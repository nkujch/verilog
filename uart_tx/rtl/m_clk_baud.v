==> flow/design.v <==
`timescale 1ns/1ns
module m_clk_baud(
	clk,
	reset_n,
	baudrate_set,
	clk_tx_16baudrate,
    clk_rx_16baudrate);
	input clk;
	input reset_n;
	input [2:0] baudrate_set;
	output clk_tx_16baudrate;
    output clk_rx_16baudrate;
    reg [13:0] clks_16baudrate; 
	always @ (baudrate_set) begin
		case(baudrate_set)
			3'd0: clks_16baudrate <= 14'd10_417;
			3'd1: clks_16baudrate <= 14'd2_604;
			3'd2: clks_16baudrate <= 14'd1_302;
			3'd3: clks_16baudrate <= 14'd326;
			3'd4: clks_16baudrate <= 14'd163;
			3'd5: clks_16baudrate <= 14'd27;
			default: clks_16baudrate <= 14'd326;
		endcase
	end
    reg [14:0] clks_count;
	always @ (posedge clk or negedge reset_n) begin
		if(!reset_n)
			clks_count <= 14'd0;        
		else if(clks_count<clks_16baudrate-1)  
			clks_count <= clks_count + 1'b1;  
        else                       
			clks_count <= 14'd0;
	end
    reg reg_clk_tx_16baudrate;
	always @ (*) begin
		if(clks_count==14'd1)
			reg_clk_tx_16baudrate <= 1'b1;
		else
			reg_clk_tx_16baudrate <= 1'b0;			
	end	
    reg reg_clk_rx_16baudrate;
	always @ (*) begin
		if(clks_count==14'd0)
			reg_clk_rx_16baudrate <= 1'b0;
		else
			reg_clk_rx_16baudrate <= 1'b1;			
	end
    assign clk_tx_16baudrate = reg_clk_tx_16baudrate;
    assign clk_rx_16baudrate = reg_clk_rx_16baudrate;
endmodule
### From RTL to reports: m_clk_baud

The steps from the RTL of m_clk_baud to its reports follow in flow order.
Lines are those of the file above, counted from 1.
Operators carry their Yosys type and port widths (W data, S select, Z words).
A cell with - has no value.

* top: m_clk_baud
* clock port: clk
* standard-cell library: sky130hd
* library corner: tt_025C_1v80

### Word-level counts

Source: Yosys, flattened and elaborated, memories not mapped. Widths are those after wreduce; folded enables and synchronous resets count as part of the registers. Registers that Yosys merges into a memory's read port (data or address) are not register bits. Print and check cells do not count. Equal cells are merged and count once.

* add/subtract/negate cells: 2
* magnitude comparators: 1
* equal/unequal tests: 5
* mux-type cells: 4
* reduce/logical cells: 2

Operators by type and width (number)
* $pmux W14 S5: 1
* $lt A15 B32 Y1: 1
* $sub A14 B1 Y15 const B: 1
* $add A15 B1 Y15 const B: 1
* $eq A15 B1 Y1 const B: 1
* $logic_not A15 Y1: 1
* $mux W15: 1
* $eq A3 B3 Y1 const B: 2
* $eq A3 B1 Y1 const B: 1
* $eq A3 B2 Y1 const B: 1
* $logic_not A3 Y1: 1
* $mux W1: 2

* bits in registers: 15
* cells after elaboration: 15

### Longest topological paths

Yosys ltp: most cells in a row. Word level: on the elaborated netlist, between registers, memories and ports. Mapped: between sequential cells and ports; inverters and the memories' decode and read muxes count.

* depth in word-level cells: 5
* ABC_AREA: 0
* mapped depth: 13
* depth with buffers taken out: 11

### After synthesis

The flow's flattened synthesis, as Yosys stat reports it; memories are mapped. The netlist is that of the ABC_AREA named above (0 if unset); the other value can give another one.
Totals and module areas in this step are rounded.

* standard cells after synthesis: 131
* cell area after synthesis: 1160 um^2
* sequential part of the area: 375 um^2
* flip-flops: 15
* buffers: 3

Cell types
* sky130_fd_sc_hd__dfrtp_1: number 15, area in all 375.36 um^2
* sky130_fd_sc_hd__ha_1: number 17, area in all 212.704 um^2
* sky130_fd_sc_hd__nor2_1: number 21, area in all 78.826 um^2
* sky130_fd_sc_hd__xor2_1: number 9, area in all 78.826 um^2
* sky130_fd_sc_hd__nand2_1: number 13, area in all 48.797 um^2
* sky130_fd_sc_hd__xnor2_1: number 4, area in all 35.034 um^2
* sky130_fd_sc_hd__nand3_1: number 6, area in all 30.029 um^2
* sky130_fd_sc_hd__nor3_1: number 6, area in all 30.029 um^2
* sky130_fd_sc_hd__inv_1: number 5, area in all 18.768 um^2
* sky130_fd_sc_hd__nand4_1: number 3, area in all 18.768 um^2
* sky130_fd_sc_hd__and4_1: number 2, area in all 17.517 um^2
* sky130_fd_sc_hd__a211oi_1: number 2, area in all 15.014 um^2
* sky130_fd_sc_hd__a21oi_1: number 3, area in all 15.014 um^2
* sky130_fd_sc_hd__o21ai_0: number 3, area in all 15.014 um^2
* sky130_fd_sc_hd__a211oi_2: number 1, area in all 12.512 um^2
* sky130_fd_sc_hd__and3_1: number 2, area in all 12.512 um^2
* sky130_fd_sc_hd__or2_2: number 2, area in all 12.512 um^2
* sky130_fd_sc_hd__or3_1: number 2, area in all 12.512 um^2

Other cell types: 15; their cells: 15.

### Path before layout

Source: OpenSTA report_checks on the synthesized netlist (no wires, ideal clock, input and output delay 20% of the period each), path of least setup slack; recovery checks are left aside. Register names are those of the netlist, which keeps one name where synthesis merged equal registers.

* path type: input to register
* from: in baudrate_set[0]
* to: reg clks_count[10]
* clock period: 2650 ps
* library setup time: 71 ps
* arrival time: 2647 ps
* required time: 2579 ps
* path slack: -68 ps
* path delay: 2188 ps
* stages: 12
* period reached after synthesis: 2718 ps

"path delay" = arrival - input delay + setup time.
"stages": output pins that drive a net of the path, with the launching flip-flop's if there is one; two outputs of one cell count as two.
"period reached after synthesis" = period - worst setup slack (recovery checks aside). The figure is calculated, with input and output delays left at 20% of the set period.
Between the ends stands the longest chain of elaborated cells between them, by number of cells; it is not shown to be the way that was timed. Of several equally long chains one is given.
A line is the first line of the expression or statement that the cell stems from. Yosys adds cells for indexed reads and writes and turns some case tables into memories.
A register here has more assigning lines than the two given.

* cells stage by stage: sky130_fd_sc_hd__buf_2 sky130_fd_sc_hd__nor2b_1 sky130_fd_sc_hd__or2_2 sky130_fd_sc_hd__ha_1 sky130_fd_sc_hd__a211oi_1 sky130_fd_sc_hd__a21oi_1 sky130_fd_sc_hd__ha_1 sky130_fd_sc_hd__a221o_1 sky130_fd_sc_hd__a211oi_2 sky130_fd_sc_hd__o21ai_2 sky130_fd_sc_hd__buf_6 sky130_fd_sc_hd__nor2_1
* length of the longest elaborated chain: 5

Ends and longest elaborated chain, after synthesis
* start: declaration: line 10 `input [2:0] baudrate_set;`
* $eq A3 B3 Y1: line 15 `case(baudrate_set)`
* $pmux W14 S5: line 15
* $sub A14 B1 Y15: line 29 `else if(clks_count<clks_16baudrate-1)`
* $lt A15 B32 Y1: line 29
* $mux W15: line 29
* end: assignment: line 28 `clks_count <= 14'd0;`
* end: assignment: line 30 `clks_count <= clks_count + 1'b1;`
* end: declaration: line 25 `reg [14:0] clks_count;`

### Path in the finished layout

Path of least setup slack in the final report of entry A (OpenROAD, finished layout, wires in). Where an end is a register, its clock arrival counts in the times.
The path's times are printed in steps of 10 ps; the period is the one set.

* path type: input to register
* from: in baudrate_set[0]
* to: reg clks_count[7]
* clock period: 4780 ps
* library setup time: 70 ps
* arrival time: 3740 ps
* required time: 5000 ps
* path slack: 1260 ps
* stages: 11

Between the ends stands the longest chain of elaborated cells between them, by number of cells; it is not shown to be the way that was timed. Of several equally long chains one is given.
A register here has more assigning lines than the two given.

* cells stage by stage: sky130_fd_sc_hd__clkdlybuf4s50_1 sky130_fd_sc_hd__nor2b_1 sky130_fd_sc_hd__or2_2 sky130_fd_sc_hd__ha_1 sky130_fd_sc_hd__a211oi_1 sky130_fd_sc_hd__a21oi_1 sky130_fd_sc_hd__ha_1 sky130_fd_sc_hd__a221o_1 sky130_fd_sc_hd__a211oi_2 sky130_fd_sc_hd__o21ai_2 sky130_fd_sc_hd__nor2_1
* length of the longest elaborated chain: 5

Ends and longest elaborated chain, after layout
* start: declaration: line 10 `input [2:0] baudrate_set;`
* $eq A3 B3 Y1: line 15 `case(baudrate_set)`
* $pmux W14 S5: line 15
* $sub A14 B1 Y15: line 29 `else if(clks_count<clks_16baudrate-1)`
* $lt A15 B32 Y1: line 29
* $mux W15: line 29
* end: assignment: line 28 `clks_count <= 14'd0;`
* end: assignment: line 30 `clks_count <= clks_count + 1'b1;`
* end: declaration: line 25 `reg [14:0] clks_count;`

==> results <==
Stored flow runs of m_clk_baud (2 of them; Yosys, OpenROAD, sky130hd). They differ in their settings and are not a sequence. Constraints: input delay and output delay 20% of the set period each, output load 0.01 pF.
"reached clock period" is the run's clock period less its worst setup slack. It is reckoned from that one timing run; input and output delays stay at 20% of the period that was set.
"time of the worst setup path": the worst setup path's part of the clock period (all of it between registers, 20% less for each end at a port) less its slack. A launch clock that arrives late makes it longer, a capture clock that arrives late makes it shorter.
"overall power" rests on the timing tool's default activity at the inputs, not on a simulated workload.
"time of the worst setup path" is given in steps of 10 ps.
Values from the reports are rounded here.

### Entry A

Settings: `period_ns=4.78`, `CORE_UTILIZATION=59`, `SETUP_SLACK_MARGIN=0.97`, `PLACE_DENSITY=0.88`, `CORE_ASPECT_RATIO=1.58`, `CELL_PAD_IN_SITES_GLOBAL_PLACEMENT=0`, `TNS_END_PERCENT=80`, `CTS_CLUSTER_SIZE=58`, `MIN_ROUTING_LAYER=met2`, `CAP_MARGIN=20`, `CORE_MARGIN=2`, `SLEW_MARGIN=20`

- Area of the standard cells in the finished layout: 1250 um^2
- Reached clock period: 3524 ps
- Chip area in the Yosys report: 1160 um^2
- Overall power: 0.474 mW
- Die size: 2340 um^2
- Setup TNS: 0 ps
- Post-route utilization: 66.7%
- Worst slack on setup checks: 1260 ps
- Time of the worst setup path: 2570 ps
- Class of the worst setup path: input to register
- Worst hold slack: 621 ps

### Entry B

Settings: `period_ns=5.73`, `CAP_MARGIN=20`, `CORE_MARGIN=2`, `CORE_UTILIZATION=40`, `SLEW_MARGIN=20`

- Chip area in the Yosys report: 1160 um^2
- Overall power: 0.388 mW
- Post-route utilization: 45.8%
- Reached clock period: 3659 ps
- Area of the standard cells in the finished layout: 1260 um^2
- Worst hold slack: 591 ps
- Time of the worst setup path: 2510 ps
- Class of the worst setup path: input to register
- Setup TNS: 0 ps
- Die size: 3340 um^2
- Worst slack on setup checks: 2070 ps
